==> flow/design.v <==
module UART_Rx_FSM 
(
	input   wire       RX_IN       ,
	input   wire       PAR_EN      ,
	input   wire [4:0] edge_cnt    ,    
	input   wire [3:0] bit_cnt     ,    
	input   wire       strt_glitch ,
	input   wire       par_err     ,
	input   wire       stp_err     ,
	input   wire [4:0] Prescale    ,
	input   wire       CLK         ,
	input   wire       RST         ,
	output  reg        dat_samp_en ,
	output  reg        cnt_enable  ,
	output  reg        strt_chk_en ,	
	output  reg        par_chk_en  ,
	output  reg        stp_chk_en  ,
	output  reg        data_valid  ,
	output  reg        deser_en    
);
localparam IDLE   = 3'b000 ;
localparam START  = 3'b001 ;
localparam DATA   = 3'b011 ; 
localparam PAR    = 3'b010 ;
localparam STOP   = 3'b110 ;
reg [2:0] current_state , next_state ;
reg data_valid_comp ;
always @(posedge CLK or negedge RST) begin
	if (!RST) begin
		current_state <= IDLE ;
		data_valid    <= 1'd0 ;
	end
	else begin
		current_state <= next_state      ;
		data_valid    <= data_valid_comp ;		
	end
end
always @(*) begin
	case(current_state)
	    IDLE: begin
	    	dat_samp_en     = 1'd0 ;
	    	cnt_enable      = 1'd0 ;
	    	strt_chk_en     = 1'd0 ;
	    	par_chk_en      = 1'd0 ;
	    	stp_chk_en      = 1'd0 ;
	    	data_valid_comp = 1'd0 ;
	    	deser_en        = 1'd0 ;
	    	if (RX_IN == 1'd1) begin       
	    		next_state = IDLE  ;
	    	end
	    	else begin
	    		next_state = START ;
	    	end
	    end
	    START: begin
	    	dat_samp_en     = 1'd1 ;
	    	cnt_enable      = 1'd1 ;
	    	if (edge_cnt == (Prescale>>1)) begin
	    	    strt_chk_en = 1'd1 ;	    		
	    	end
	    	else begin
	    	    strt_chk_en = 1'd0 ;
	    	end
	    	par_chk_en      = 1'd0 ;
	    	stp_chk_en      = 1'd0 ;
	    	data_valid_comp = 1'd0 ;
	    	deser_en        = 1'd0 ;
	    	if (bit_cnt == 4'd0) begin     
	    		next_state = START ;
	    	end
	    	else begin
	    	    if (strt_glitch == 1'd1) begin
	    	    	next_state = IDLE ;
	    	    end
	    	    else begin
	    	    	next_state = DATA  ;
	    	    end
	    	end
	    end
	    DATA: begin
	    	dat_samp_en     = 1'd1 ;
	    	cnt_enable      = 1'd1 ;
	    	strt_chk_en     = 1'd0 ;
	    	if (PAR_EN == 1'd1) begin
	    	    par_chk_en  = 1'd1 ;
	    	end
	    	else begin
	    	    par_chk_en  = 1'd0 ;
	    	end
	    	stp_chk_en      = 1'd0 ;
	    	data_valid_comp = 1'd0 ;
	    	deser_en        = 1'd1 ;
	    	if (bit_cnt != 4'd9) begin     
	    		next_state = DATA ;
	    	end
	    	else begin
	    	    if (PAR_EN == 1'd1) begin
	    	    	next_state = PAR  ;
	    	    end
	    	    else begin
	    	    	next_state = STOP ;
	    	    end
	    	end
	    end
	    PAR: begin
	    	dat_samp_en     = 1'd1 ;
	    	cnt_enable      = 1'd1 ;
	    	strt_chk_en     = 1'd0 ;
	    	par_chk_en      = 1'd1 ;
	    	stp_chk_en      = 1'd0 ;
	    	data_valid_comp = 1'd0 ;
	    	deser_en        = 1'd0 ;
	    	if (bit_cnt != 4'd10) begin     
	    		next_state = PAR ;
	    	end
	    	else begin
	    	    if (par_err == 1'd1) begin
	    	    	next_state = IDLE ;
	    	    end
	    	    else begin
	    	    	next_state = STOP ;
	    	    end
	    	end
	    end
	    STOP: begin
	    	dat_samp_en     = 1'd1 ;
	    	cnt_enable      = 1'd1 ;
	    	strt_chk_en     = 1'd0 ;
	    	par_chk_en      = 1'd0 ;
	    	if (edge_cnt == (Prescale>>1)) begin     
	    	    stp_chk_en  = 1'd1 ;	    		
	    	end
	    	else begin
	    	    stp_chk_en  = 1'd0 ;
	    	end
	    	deser_en        = 1'd0 ;	
            if (edge_cnt != 5'd7) begin
	    	    data_valid_comp = 1'd0 ;
	    	    next_state = STOP ;
	    	end
	    	else if (stp_err == 1'd1) begin
	    	    data_valid_comp = 1'd0 ;
	    	    next_state = IDLE ;	    	        	
	    	end
	    	else if (RX_IN == 1'd1) begin
	    	    data_valid_comp = 1'd1 ;
	    	    next_state = IDLE ;
	    	end
	    	else begin                            
	    	    data_valid_comp = 1'd1 ;
	    	    next_state = START ;
	    	end            	
        end
        default: begin
	    	dat_samp_en     = 1'd0 ;
	    	cnt_enable      = 1'd0 ;
	    	strt_chk_en     = 1'd0 ;
	    	par_chk_en      = 1'd0 ;
	    	stp_chk_en      = 1'd0 ;
	    	data_valid_comp = 1'd0 ;
	    	deser_en        = 1'd0 ;
	    	next_state      = IDLE ;     	
        end
	endcase
end
endmodule
module UART_Rx_Top 
(
	input   wire       RX_IN         ,
	input   wire [4:0] Prescale      ,
	input   wire       PAR_EN        ,
	input   wire       PAR_TYP       ,
	input   wire       CLK           ,
	input   wire       RST           ,
	output  wire [7:0] P_DATA        ,
	output  wire       data_valid    ,
	output  wire       parity_error  ,
	output  wire       framing_error 
);
wire [4:0] edge_cnt    ;
wire [3:0] bit_cnt     ;
wire       strt_glitch ;
wire       dat_samp_en ;
wire       cnt_enable  ;
wire       strt_chk_en ;
wire       par_chk_en  ;
wire       stp_chk_en  ;
wire       deser_en    ;
wire       sampled_bit ;
UART_Rx_FSM U0 (
	.RX_IN       (RX_IN)         ,
	.PAR_EN      (PAR_EN)        ,
	.edge_cnt    (edge_cnt)      ,
	.bit_cnt     (bit_cnt)       ,
	.strt_glitch (strt_glitch)   ,
	.par_err     (parity_error)  ,
	.stp_err     (framing_error) ,
	.Prescale    (Prescale)      ,
	.CLK         (CLK)           ,
	.RST         (RST)           ,
	.dat_samp_en (dat_samp_en)   ,
	.cnt_enable  (cnt_enable)    ,
	.strt_chk_en (strt_chk_en)   ,  
	.par_chk_en  (par_chk_en)    , 
	.stp_chk_en  (stp_chk_en)    , 
	.data_valid  (data_valid)    , 
	.deser_en    (deser_en)  
);
UART_Rx_data_sampling U1 (
	.RX_IN       (RX_IN)       ,
	.Prescale    (Prescale)    ,
	.dat_samp_en (dat_samp_en) ,
	.edge_cnt    (edge_cnt)    ,
	.CLK         (CLK)         ,
	.RST         (RST)         ,
	.sampled_bit (sampled_bit)
);
UART_Rx_deserializer U2 (
	.deser_en    (deser_en)    ,
	.sampled_bit (sampled_bit) ,
	.bit_cnt     (bit_cnt)     ,
	.CLK         (CLK)         ,
	.RST         (RST)         ,
	.P_DATA      (P_DATA)
);
UART_Rx_edge_bit_counter U3 (
	.cnt_enable (cnt_enable) ,
	.PAR_EN     (PAR_EN)     ,
	.CLK        (CLK)        ,
	.RST        (RST)        ,
	.edge_cnt   (edge_cnt)   ,
	.bit_cnt    (bit_cnt)
);
UART_Rx_parity_check U4 (
	.PAR_TYP     (PAR_TYP)      ,
	.par_chk_en  (par_chk_en)   ,
	.sampled_bit (sampled_bit)  , 
	.bit_cnt     (bit_cnt)      ,
	.edge_cnt    (edge_cnt)     ,
	.Prescale    (Prescale)     ,
	.CLK         (CLK)          ,
	.RST         (RST)          ,
	.par_err     (parity_error)
);
UART_Rx_strt_check U5 (
	.strt_chk_en (strt_chk_en) ,
	.sampled_bit (sampled_bit) ,
	.strt_glitch (strt_glitch)
);
UART_Rx_stop_check U6 (
	.stp_chk_en  (stp_chk_en)    ,
	.sampled_bit (sampled_bit)   ,
	.CLK         (CLK)           ,
	.RST         (RST)           ,
	.stp_err     (framing_error)
);
endmodule
module UART_Rx_data_sampling 
(
	input   wire       RX_IN       ,
	input   wire [4:0] Prescale    ,
	input   wire       dat_samp_en ,
	input   wire [4:0] edge_cnt    ,
	input   wire       CLK         ,
	input   wire       RST         ,
	output  wire       sampled_bit
);
reg first_sample  ;
reg second_sample ;
reg third_sample  ;
wire [2:0] samples ;
assign samples = {first_sample , second_sample , third_sample} ;
assign sampled_bit = ((~^samples & |samples)  |  &samples) ;        
always @(posedge CLK or negedge RST) begin
	if (!RST) begin
		first_sample  <= 1'd0 ;
		second_sample <= 1'd0 ;
		third_sample  <= 1'd0 ;
	end
	else if (dat_samp_en) begin
		if (edge_cnt == (Prescale>>1) - 2) begin
			first_sample  <= RX_IN ;
			second_sample <= second_sample ;
			third_sample  <= third_sample  ;
		end
		else if (edge_cnt == (Prescale>>1) - 1) begin
		    first_sample  <= first_sample ;
			second_sample <= RX_IN ;
			third_sample  <= third_sample ;
		end
		else if (edge_cnt == (Prescale>>1)) begin
		    first_sample  <= first_sample  ;
		    second_sample <= second_sample ;
			third_sample  <= RX_IN ;
		end
		else begin
			first_sample  <= first_sample  ;
		    second_sample <= second_sample ;
			third_sample  <= third_sample  ;
		end
	end
	else begin
		first_sample  <= first_sample  ;
		second_sample <= second_sample ;
		third_sample  <= third_sample  ;		
	end
end
endmodule
module UART_Rx_deserializer
(
	input   wire       deser_en    ,
	input   wire       sampled_bit ,
	input   wire [3:0] bit_cnt     ,
	input   wire       CLK         ,
	input   wire       RST         ,
	output  reg  [7:0] P_DATA 
);
always @(posedge CLK or negedge RST) begin
	if (!RST) begin
		P_DATA  <= 8'd0 ;
	end
	else if (deser_en) begin
		P_DATA[bit_cnt-1] <= sampled_bit ;
	end
	else begin
		P_DATA  <= P_DATA  ;
	end
end
endmodule
module UART_Rx_edge_bit_counter
#(parameter PRESCALE = 5'd8)
(
	input  wire      cnt_enable ,
	input  wire      PAR_EN     ,
	input  wire      CLK        ,
	input  wire      RST        ,
	output reg [4:0] edge_cnt   ,    
	output reg [3:0] bit_cnt         
);
always @(posedge CLK or negedge RST) begin
	if (!RST) begin
		edge_cnt <= 5'd0 ;
		bit_cnt  <= 4'd0 ;
	end
	else if (cnt_enable) begin
		if (edge_cnt < (PRESCALE-1)) begin
			edge_cnt <= edge_cnt + 5'd1 ;
		end
		else begin
			edge_cnt <= 5'd0 ;
			if (PAR_EN) begin
				if (bit_cnt < 4'd10) begin
                    bit_cnt <= bit_cnt + 4'd1 ;
				end
				else begin
					bit_cnt <= 4'd0 ;
				end
			end
			else begin
				if (bit_cnt < 4'd9) begin
                    bit_cnt <= bit_cnt + 4'd1 ;
				end
				else begin
					bit_cnt <= 4'd0 ;
				end						
			end	
	    end
	end 
	else begin
		edge_cnt <= 5'd0 ;
		bit_cnt  <= 4'd0 ;		
	end
end
endmodule
module UART_Rx_parity_check
(
	input   wire  	   PAR_TYP     ,
	input   wire       par_chk_en  ,
	input   wire       sampled_bit ,
	input   wire [3:0] bit_cnt     ,
	input   wire [4:0] edge_cnt    ,
	input   wire [4:0] Prescale    ,
	input   wire       CLK         ,
	input   wire   	   RST         ,
	output  reg        par_err
);
reg [7:0] data ;
reg       par_bit ;
always @(posedge CLK or negedge RST) begin
	if (!RST) begin
		data    <= 8'd0 ;
		par_err <= 1'd0 ;
	end
	else if (par_chk_en) begin
		if (bit_cnt < 5'd9) begin
		    data[bit_cnt-1] <= sampled_bit ;
		    par_err <= 1'd0 ;
		end
		else if (edge_cnt == (Prescale>>1) + 1) begin
	        data <= data ;
			if (par_bit == sampled_bit) begin
				par_err <= 1'd0 ;
			end
			else begin
				par_err <= 1'd1 ;
			end
		end	
		else begin
		        data    <= data    ;
				par_err <= par_err ;
			end	
	end
	else begin
		data    <= data    ;
		par_err <= par_err ;
	end
end
always @(posedge CLK or negedge RST) begin
    if (!RST) begin
    	par_bit <= 1'd0 ;
    end
	else if (bit_cnt == 4'd8) begin
		if ((PAR_TYP && ~^data) || (~PAR_TYP && ^data)) begin
			par_bit <= 1'd1 ;
		end
		else begin
			par_bit <= 1'd0 ;
		end
	end
	else begin
		par_bit <= par_bit ;
	end
end
endmodule
module UART_Rx_stop_check
(
	input   wire   stp_chk_en  ,
	input   wire   sampled_bit ,
	input   wire   CLK         ,
	input   wire   RST         ,
	output  reg   stp_err
);
always @(posedge CLK or negedge RST) begin
	if (!RST) begin
		stp_err <= 1'd0 ;
	end
	else if (stp_chk_en) begin    
	    if (~sampled_bit) begin
			stp_err <= 1'd1 ;	    	
	    end
	    else begin
	    	stp_err <= 1'd0 ;
	    end
	end
	else begin
		stp_err <= stp_err ;
	end
end
endmodule
module UART_Rx_strt_check
(
	input   wire   strt_chk_en  ,
	input   wire   sampled_bit  ,
	output  wire   strt_glitch
);
assign strt_glitch = (strt_chk_en && sampled_bit)? 1'd1 : 1'd0 ;     
endmodule
== Reports on UART_Rx_Top ==
The steps from the RTL of UART_Rx_Top to its reports follow in flow order.
Line numbers count from 1 in the design file above.
Library cell names are shortened.
The mark -- stands for no value.

* Top module: UART_Rx_Top
* Clock: CLK
* Library: sky130hd
* Library corner: tt_025C_1v80

== Word level ==
Counts by Yosys on the flattened word-level netlist (proc, flatten, opt, wreduce; memories kept). Register bits leave out memories and registers merged into their read ports (data or address). Print and check cells are left out.

* Eq/ne operators: 14
* Bitwise gates (word level): 10
* $add $sub $neg: 7
* Mux-type cells: 33
* Reduce/logical cells: 18
* Shifts and indexed selects: 2
* $lt $le $gt $ge: 4

{| class="wikitable"
|+ Operators with widths
! cell !! number
|-
| equality test 5 x 32 -> 1 bit || 3
|-
| variable shift 1 x 33 -> 8 bit || 1
|-
| variable shift 1 x 33 -> 8 bit with constant A || 1
|-
| negator 32 -> 33 bit || 1
|-
| 2-to-1 mux 3 bit || 7
|-
| 2-to-1 mux 4 bit || 5
|-
| bitwise AND 8 bit || 2
|-
| bitwise OR 8 bit || 2
|-
| 2-to-1 mux 1 bit || 16
|-
| parallel mux 3 bit (select 5 bit) || 1
|-
| less-than comparator 4 bit with constant B || 3
|-
| subtractor 4 x 1 -> 5 bit with constant B || 2
|-
| 2-to-1 mux 5 bit || 2
|-
| inequality test 4 bit with constant B || 2
|-
| NOT 8 bit || 1
|-
| XNOR reduction 8 bit || 1
|-
| parity 8 bit || 1
|-
| AND reduction 2 bit || 3
|-
| equality test 3 x 2 -> 1 bit with constant B || 2
|-
| AND reduction 3 bit || 2
|-
| adder 4 x 1 -> 5 bit with constant B || 1
|-
| subtractor 4 x 2 -> 5 bit with constant B || 1
|-
| adder 5 x 1 -> 5 bit with constant B || 1
|-
| less-than comparator 5 x 3 -> 1 bit with constant B || 1
|-
| inequality test 5 x 3 -> 1 bit with constant B || 1
|-
| equality test 5 x 4 -> 1 bit || 1
|-
| adder 4 x 1 -> 4 bit with constant B || 1
|-
| equality test 4 bit with constant B || 1
|}

Not listed: further kinds 18, cells in them 22.

* Register bits: 35
* Input bits: 10

== Logic depth ==
Yosys ltp: most cells in a row. Word level: on the elaborated netlist, between registers, memories and ports. Mapped: between sequential cells and ports; inverters and the memories' decode and read muxes count.

* Word-level depth: 8
* ABC_AREA: 0
* Gate-level depth with buffers: 15

== Synthesis result ==
Yosys stat after the flow's synthesis: flattened, memories mapped to cells. It holds for the ABC_AREA given above (unset counts as 0); a run with the other value may have another netlist.
Totals and module areas in this step are rounded.

{| class="wikitable"
|+ Cells by type
! cell type !! number !! total area (µm²)
|-
| dfrtp_1 || 36 || 900.864
|-
| ha_1 || 18 || 225.216
|-
| xnor2_1 || 13 || 113.859
|-
| mux2_1 || 10 || 112.608
|-
| mux2_2 || 9 || 101.347
|-
| nand2_1 || 27 || 101.347
|-
| nor4_1 || 14 || 87.584
|-
| nor2_1 || 22 || 82.579
|-
| xor2_1 || 9 || 78.826
|-
| a21oi_1 || 10 || 50.048
|-
| nand3_1 || 10 || 50.048
|-
| o21ai_0 || 10 || 50.048
|-
| nor4b_2 || 3 || 45.043
|-
| nand2b_1 || 6 || 37.536
|-
| inv_1 || 8 || 30.029
|-
| nor3_1 || 6 || 30.029
|-
| xnor2_4 || 1 || 27.526
|-
| dfstp_2 || 1 || 26.275
|}

Other cell types: 30; their cells: 47.

* Flip-flop cells: 37
* Sequential area: 930 µm²
* Synthesis area: 2500 µm²
* Cell count: 260

By module: a second synthesis without flattening, with its own total; a netlist apart from the flattened one above.

* Cell total of the unflattened synthesis: 320
* Area (unflattened synthesis): 3200 µm²

Each row is one instance without its submodules.

{| class="wikitable"
|+ By module
! module !! area (µm²) !! seq. area (µm²) !! times used !! cells
|-
| UART_Rx_parity_check || 1100 || 250 || 1 || 114
|-
| UART_Rx_deserializer || 820 || 200 || 1 || 78
|-
| UART_Rx_edge_bit_counter || 440 || 230 || 1 || 40
|-
| UART_Rx_FSM || 400 || 150 || 1 || 41
|-
| UART_Rx_data_sampling || 390 || 75 || 1 || 43
|-
| UART_Rx_stop_check || 39 || 25 || 1 || 3
|-
| UART_Rx_strt_check || 6.3 || 0.0 || 1 || 1
|-
| UART_Rx_Top || 0.0 || 0.0 || 1 || 0
|}

== Worst setup path after synthesis ==
Source: OpenSTA report_checks on the synthesized netlist (no wires, ideal clock, input and output delay 20% of the period each), path of least setup slack; recovery checks are left aside. Register names are those of the netlist, which keeps one name where synthesis merged equal registers.

* Path type: reg-to-reg
* From: register U3.bit_cnt[0]
* To: register U2.P_DATA[6]
* Path slack: 677 ps
* Clock period: 4010 ps
* Stages: 16
* Path buffers: 3
* Data required time: 3885 ps
* Delay of the path: 3333 ps
* Setup time: 125 ps
* Arrival time: 3208 ps
* Synthesis period reached: 3333 ps

"delay of the path" is the arrival time less input delay plus setup time.
"stages": output pins that drive a net of the path, with the launching flip-flop's if there is one; two outputs of one cell count as two.
"synthesis period reached" = period - worst setup slack (recovery checks aside). The figure is calculated, with input and output delays left at 20% of the set period.
The rows between start and end are the longest chain of elaborated cells between them; the timing report does not say that the signal goes this way. Where chains are equally long, one stands for them.
A line is the first line of the expression or statement that the cell stems from. Yosys adds cells for indexed reads and writes and turns some case tables into memories.
A register here has more assigning lines than the two given.
Lines with a computed index may be missing from the assigning lines.

* Cell sequence: dfrtp_1 > buf_2 > inv_1 > ha_1 > buf_4 > nor3_1 > a21oi_1 > nor2_1 > o21ai_0 > ha_1 > nor4b_1 > nand4_1 > a2bb2oi_1 > buf_2 > nor4_1 > mux2_2
* Length of the longest elaborated chain: 6

{| class="wikitable"
|+ RTL lines, path post-synthesis
! what !! RTL line !! text
|-
| start, declared || 338 || <nowiki>output reg [3:0] bit_cnt</nowiki>
|-
| start, assigned || 353 || <nowiki>bit_cnt <= bit_cnt + 4'd1 ;</nowiki>
|-
| start, assigned || 361 || <nowiki>bit_cnt <= bit_cnt + 4'd1 ;</nowiki>
|-
| subtractor 4 x 1 -> 5 bit || 323 || <nowiki>P_DATA[bit_cnt-1] <= sampled_bit ;</nowiki>
|-
| negator 32 -> 33 bit || 323 ||
|-
| variable shift 1 x 33 -> 8 bit || 323 ||
|-
| NOT 8 bit || 323 ||
|-
| bitwise AND 8 bit || 323 ||
|-
| bitwise OR 8 bit || 323 ||
|-
| end, assigned || 320 || <nowiki>P_DATA <= 8'd0 ;</nowiki>
|-
| end, assigned || 326 || <nowiki>P_DATA <= P_DATA ;</nowiki>
|-
| end, declared || 316 || <nowiki>output reg [7:0] P_DATA</nowiki>
|}

== Worst path after layout ==
From the final timing report of run 1: the path of least setup slack in the routed layout; clock arrival at registers is part of the times.
The report prints the path's times to 10 ps; the period is as set.

* Path type: reg-to-reg
* From: register U3.bit_cnt[0]
* To: register U4.data[2]
* Arrival time: 3940 ps
* Data required time: 4220 ps
* Stages: 14
* Path slack: 280 ps
* Setup time: 110 ps
* Path buffers: 2
* Clock period: 4010 ps

The rows between start and end are the longest chain of elaborated cells between them; the timing report does not say that the signal goes this way. Where chains are equally long, one stands for them.
A register here has more assigning lines than the two given.
Lines with a computed index may be missing from the assigning lines.

* Cell sequence: dfrtp_1 > buf_4 > inv_1 > ha_1 > nand2_1 > nor2_1 > nand2_1 > ha_1 > nor4b_4 > nand4_1 > a2bb2oi_4 > buf_6 > nor4_2 > mux2_2
* Length of the longest elaborated chain: 6

{| class="wikitable"
|+ RTL lines, path after layout
! what !! RTL line !! text
|-
| start, declared || 338 || <nowiki>output reg [3:0] bit_cnt</nowiki>
|-
| start, assigned || 353 || <nowiki>bit_cnt <= bit_cnt + 4'd1 ;</nowiki>
|-
| start, assigned || 361 || <nowiki>bit_cnt <= bit_cnt + 4'd1 ;</nowiki>
|-
| subtractor 4 x 1 -> 5 bit || 396 || <nowiki>data[bit_cnt-1] <= sampled_bit ;</nowiki>
|-
| negator 32 -> 33 bit || 396 ||
|-
| variable shift 1 x 33 -> 8 bit || 396 ||
|-
| NOT 8 bit || 396 ||
|-
| bitwise AND 8 bit || 396 ||
|-
| bitwise OR 8 bit || 396 ||
|-
| end, assigned || 400 || <nowiki>data <= data ;</nowiki>
|-
| end, assigned || 409 || <nowiki>data <= data ;</nowiki>
|-
| end, declared || 387 || <nowiki>reg [7:0] data ;</nowiki>
|}

Settings and measured results of 2 stored flow runs for module UART_Rx_Top (sky130hd), not sorted in any way. The constraints put input and output delay at 20% of the set period each and load the outputs with 0.01 pF.
"achieved clock period" is the run's clock period less its worst setup slack. It is reckoned from that one timing run; input and output delays stay at 20% of the period that was set.
"time on the worst setup path" is the time allowed to the run's worst setup path (the clock period less input and output delay, where it has them) less its slack. Clock arrival times count: a late capture clock shortens it, a late launch clock lengthens it.
"power consumption": no workload was simulated; the value follows from the tool's default switching activity.
"time on the worst setup path" is given in steps of 10 ps.
The results are shown rounded.

=== Run 1 ===
{| class="wikitable"
! Setting !! Value
|-
| period_ns || 4.01
|-
| CORE_UTILIZATION || 55
|-
| SETUP_SLACK_MARGIN || 0.06
|-
| PLACE_DENSITY_LB_ADDON || 0.12
|-
| TNS_END_PERCENT || 15
|-
| ABC_AREA || 0
|-
| GPL_TIMING_DRIVEN || 0
|-
| CTS_CLUSTER_SIZE || 41
|-
| MIN_ROUTING_LAYER || met2
|-
| CAP_MARGIN || 20
|-
| CORE_MARGIN || 2
|-
| SLEW_MARGIN || 20
|-
! Result !! Value
|-
| Sum of negative setup slack || 0 ps
|-
| Setup slack of the worst path || 280 ps
|-
| Utilization in the final report || 70 %
|-
| Yosys chip area after synthesis || 2500 µm²
|-
| Power consumption || 2300 uW
|-
| Area inside the die boundary || 5100 µm²
|-
| Standard-cell area of the final layout || 3000 µm²
|-
| Achieved clock period || 3732 ps
|-
| Time on the worst setup path || 3730 ps
|-
| Class of the worst setup path || reg-to-reg
|}

=== Run 2 ===
{| class="wikitable"
! Setting !! Value
|-
| period_ns || 5.18
|-
| CORE_UTILIZATION || 50
|-
| PLACE_DENSITY_LB_ADDON || 0.05
|-
| CORE_MARGIN || 3
|-
| CELL_PAD_IN_SITES_GLOBAL_PLACEMENT || 0
|-
| CELL_PAD_IN_SITES_DETAIL_PLACEMENT || 0
|-
| TNS_END_PERCENT || 55
|-
| ABC_AREA || 0
|-
| CTS_CLUSTER_SIZE || 95
|-
| CAP_MARGIN || 5
|-
| SLEW_MARGIN || 20
|-
| MIN_ROUTING_LAYER || met1
|-
! Result !! Value
|-
| Sum of negative setup slack || 0 ps
|-
| Setup slack of the worst path || 1500 ps
|-
| Utilization in the final report || 61 %
|-
| Yosys chip area after synthesis || 2500 µm²
|-
| Power consumption || 1500 uW
|-
| Area inside the die boundary || 5900 µm²
|-
| Standard-cell area of the final layout || 2900 µm²
|-
| Achieved clock period || 3698 ps
|-
| Time on the worst setup path || 3700 ps
|-
| Class of the worst setup path || reg-to-reg
|}
